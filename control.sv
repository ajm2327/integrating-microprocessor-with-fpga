==> flow/design.v <==
module control (input logic clk, reset, nflg, zflg, 
					input logic [7:0] opcode,
					output logic [7:0] STATE,
					output logic fetch, ld_iru, ld_irl, ld_ac, ld_pc, incr_pc, store_mem);
		typedef enum logic [3:0] {start, prepu, fetchu, prepl, fetchl, exec, read, store, jump}statetype;
		statetype state, next_state;  
		always_ff @(negedge clk, posedge reset)  
			if(reset) state <= start;  
			else state <= next_state;  
		always_comb
			if (opcode == 8'h04 || opcode == 8'h00) begin  
				case (state)  
				start: next_state = prepu;
				prepu: next_state = fetchu;
				fetchu: next_state = exec;
				exec: next_state = prepu;
				default: next_state = start;
				endcase
			end
			else if (opcode == 8'h02|| opcode == 8'h06 || opcode == 8'h08 || opcode == 8'h0E|| opcode == 8'h0F) begin  
				case (state)  
				start: next_state = prepu;
				prepu: next_state = fetchu;
				fetchu: next_state = prepl;
				prepl: next_state = fetchl;
				fetchl: next_state = exec;
				exec: next_state = prepu;
				default: next_state = start;
				endcase
			end
			else if (opcode == 8'h03) begin  
				case (state)  
				start: next_state = prepu;
				prepu: next_state = fetchu;
				fetchu: next_state = prepl;
				prepl: next_state = fetchl;
				fetchl: next_state = store;
				store: next_state = prepu;
				default: next_state = start;
				endcase
			end
			else if (opcode == 8'h10) begin  
				case (state)  
				start: next_state = prepu;
				prepu: next_state = fetchu;
				fetchu: next_state = prepl;
				prepl: next_state = fetchl;
				fetchl: next_state = jump;
				jump: next_state = prepu;
				default: next_state = start;
				endcase
			end
			else if (opcode == 8'h13 && zflg == 1) begin  
				case (state)  
				start: next_state = prepu;
				prepu: next_state = fetchu;
				fetchu: next_state = prepl;
				prepl: next_state = fetchl;
				fetchl: next_state = jump;
				jump: next_state = prepu;
				default: next_state = start;
				endcase
			end
			else if (opcode == 8'h11 && nflg == 1) begin  
				case (state)  
				start: next_state = prepu;
				prepu: next_state = fetchu;
				fetchu: next_state = prepl;
				prepl: next_state = fetchl;
				fetchl: next_state = jump;
				jump: next_state = prepu;
				default: next_state = start;
				endcase
			end
			else begin  
				case (state)  
				start: next_state = prepu;
				prepu: next_state = fetchu;
				fetchu: next_state = prepl;
				prepl: next_state = fetchl;
				fetchl: next_state = read;
				read: next_state = exec;
				exec: next_state = prepu;
				default: next_state = start;
				endcase
			end
		assign STATE = state;
		assign fetch = (state == prepu || state == fetchu || state == prepl || state == fetchl);
		assign ld_iru = (state==fetchu);
		assign ld_irl = (state == fetchl);
		assign incr_pc = (state == fetchu || state == fetchl);
		assign ld_ac = (state == exec);
		assign ld_pc = (state == jump);
		assign store_mem = (state == store);
endmodule
* Step by step through the tools: control
Tool output for the design above, in the order of the flow.
Line numbers count from 1 in the design file above.
Library cell names are shortened.
A cell with -- has no value.
- Top module :: control
- Clock port :: clk
- Library :: sky130hd
- Timing corner :: tt_025C_1v80

* After elaboration
Counts by Yosys on the flattened word-level netlist (proc, flatten, opt, wreduce; memories kept). Register bits leave out memories and registers merged into their read ports (data or address); mux counts leave out enables and synchronous resets folded into registers. Print and check cells are left out. Cells with the same type and inputs are merged into one.
- Input bits :: 12
- Bits in registers :: 4
- Equality and inequality tests :: 18
- Multiplexer cells :: 11
- Reductions and logical operators :: 16
** Operator list (number)
- parallel mux 3 bit (select 5 bit) :: 2
- equality test 8 x 4 -> 1 bit with constant B :: 3
- equality test 8 x 5 -> 1 bit with constant B :: 3
- 2-to-1 mux 4 bit :: 6
- parallel mux 4 bit (select 5 bit) :: 1
- parallel mux 3 bit (select 6 bit) :: 1
- equality test 4 x 3 -> 1 bit with constant B :: 4
- equality test 8 x 2 -> 1 bit with constant B :: 2
- equality test 8 x 3 -> 1 bit with constant B :: 2
- logical OR 1 bit :: 9
- parallel mux 3 bit (select 3 bit) :: 1
- equality test 4 x 2 -> 1 bit with constant B :: 2
- zero test 8 bit :: 1
- OR reduction 2 bit :: 3
- equality test 4 x 1 -> 1 bit with constant B :: 1
- equality test 4 bit with constant B :: 1
- zero test 4 bit :: 1
- logical AND 1 bit :: 2

* Depth
Yosys ltp: most cells in a row. Word level: on the elaborated netlist, between registers, memories and ports. Mapped: between sequential cells and ports; inverters and the memories' decode and read muxes count.
- Word-level depth :: 9
- ABC_AREA :: 1
- Gate-level depth with buffers :: 10
- Gate-level depth less buffers :: 10

* Mapped cells and area
Yosys stat after the flow's synthesis: flattened, memories mapped to cells. It holds for the ABC_AREA given above (unset counts as 0); a run with the other value may have another netlist.
Totals and module areas in this step are rounded.
** Cells by type
- nand2_1 :: number 28, area in all 105.101 µm²
- dfrtn_1 :: number 4, area in all 100.096 µm²
- inv_1 :: number 15, area in all 56.304 µm²
- nor2_1 :: number 14, area in all 52.55 µm²
- nand3_1 :: number 8, area in all 40.038 µm²
- buf_4 :: number 4, area in all 30.029 µm²
- a21oi_1 :: number 5, area in all 25.024 µm²
- o21ai_0 :: number 4, area in all 20.019 µm²
- nand4_1 :: number 3, area in all 18.768 µm²
- nor2_2 :: number 3, area in all 18.768 µm²
- inv_2 :: number 4, area in all 15.014 µm²
- nor3_1 :: number 3, area in all 15.014 µm²
- nor2_4 :: number 1, area in all 11.261 µm²
- o21ai_1 :: number 2, area in all 10.01 µm²
- nand3b_1 :: number 1, area in all 7.507 µm²
- a31oi_1 :: number 1, area in all 6.256 µm²
- nand2_2 :: number 1, area in all 6.256 µm²
- conb_1 :: number 1, area in all 3.754 µm²
- Sequential part of the area :: 100 µm²
- Mapped area :: 542 µm²
- Buffer cells :: 4
- Mapped flip-flops :: 4
- Cells in the netlist :: 102

Appendix: measured runs

Measured data: module control, platform sky130hd, 2 stored runs of the flow under differing settings, order arbitrary. Input and output delays are each 20% of the period that was set; the output load is 0.01 pF.
"clock period achieved" means the clock period less the worst setup slack. The figure is calculated, with input and output delays left at 20% of the set period.
"time on the worst setup path": the worst setup path's part of the clock period (all of it between registers, 20% less for each end at a port) less its slack. A launch clock that arrives late makes it longer, a capture clock that arrives late makes it shorter.
"power consumption": no workload was simulated; the value follows from the tool's default switching activity.
Values from the reports are rounded here.

** Flow run A
- Settings :: period_ns=4.79; CORE_UTILIZATION=20; SETUP_SLACK_MARGIN=0.38; PLACE_DENSITY_LB_ADDON=0.12; CORE_ASPECT_RATIO=1.1; CORE_MARGIN=8; CELL_PAD_IN_SITES_DETAIL_PLACEMENT=1; ABC_AREA=1; CAP_MARGIN=25; MIN_ROUTING_LAYER=met2; MAX_ROUTING_LAYER=met4; SLEW_MARGIN=20
- Synthesized cell area :: 542 µm²
- Full die area :: 4630 µm²
- Standard-cell area of the final layout :: 1670 µm²
- Utilization after layout :: 0.624
- Worst setup slack after layout :: -0.169 ns
- Total negative slack :: -0.684 ns
- Worst-case hold slack :: 0.906 ns
- Power consumption :: 0.956 mW
- Clock period achieved :: 4.959 ns
- Time on the worst setup path :: 4.96 ns
- Worst setup path type :: reg2reg

** Flow run B
- Settings :: period_ns=3.12; CAP_MARGIN=20; CORE_MARGIN=2; CORE_UTILIZATION=40; SLEW_MARGIN=20
- Synthesized cell area :: 681 µm²
- Full die area :: 2050 µm²
- Standard-cell area of the final layout :: 1490 µm²
- Utilization after layout :: 0.958
- Worst setup slack after layout :: -0.506 ns
- Total negative slack :: -3.94 ns
- Worst-case hold slack :: 0.766 ns
- Power consumption :: 1.13 mW
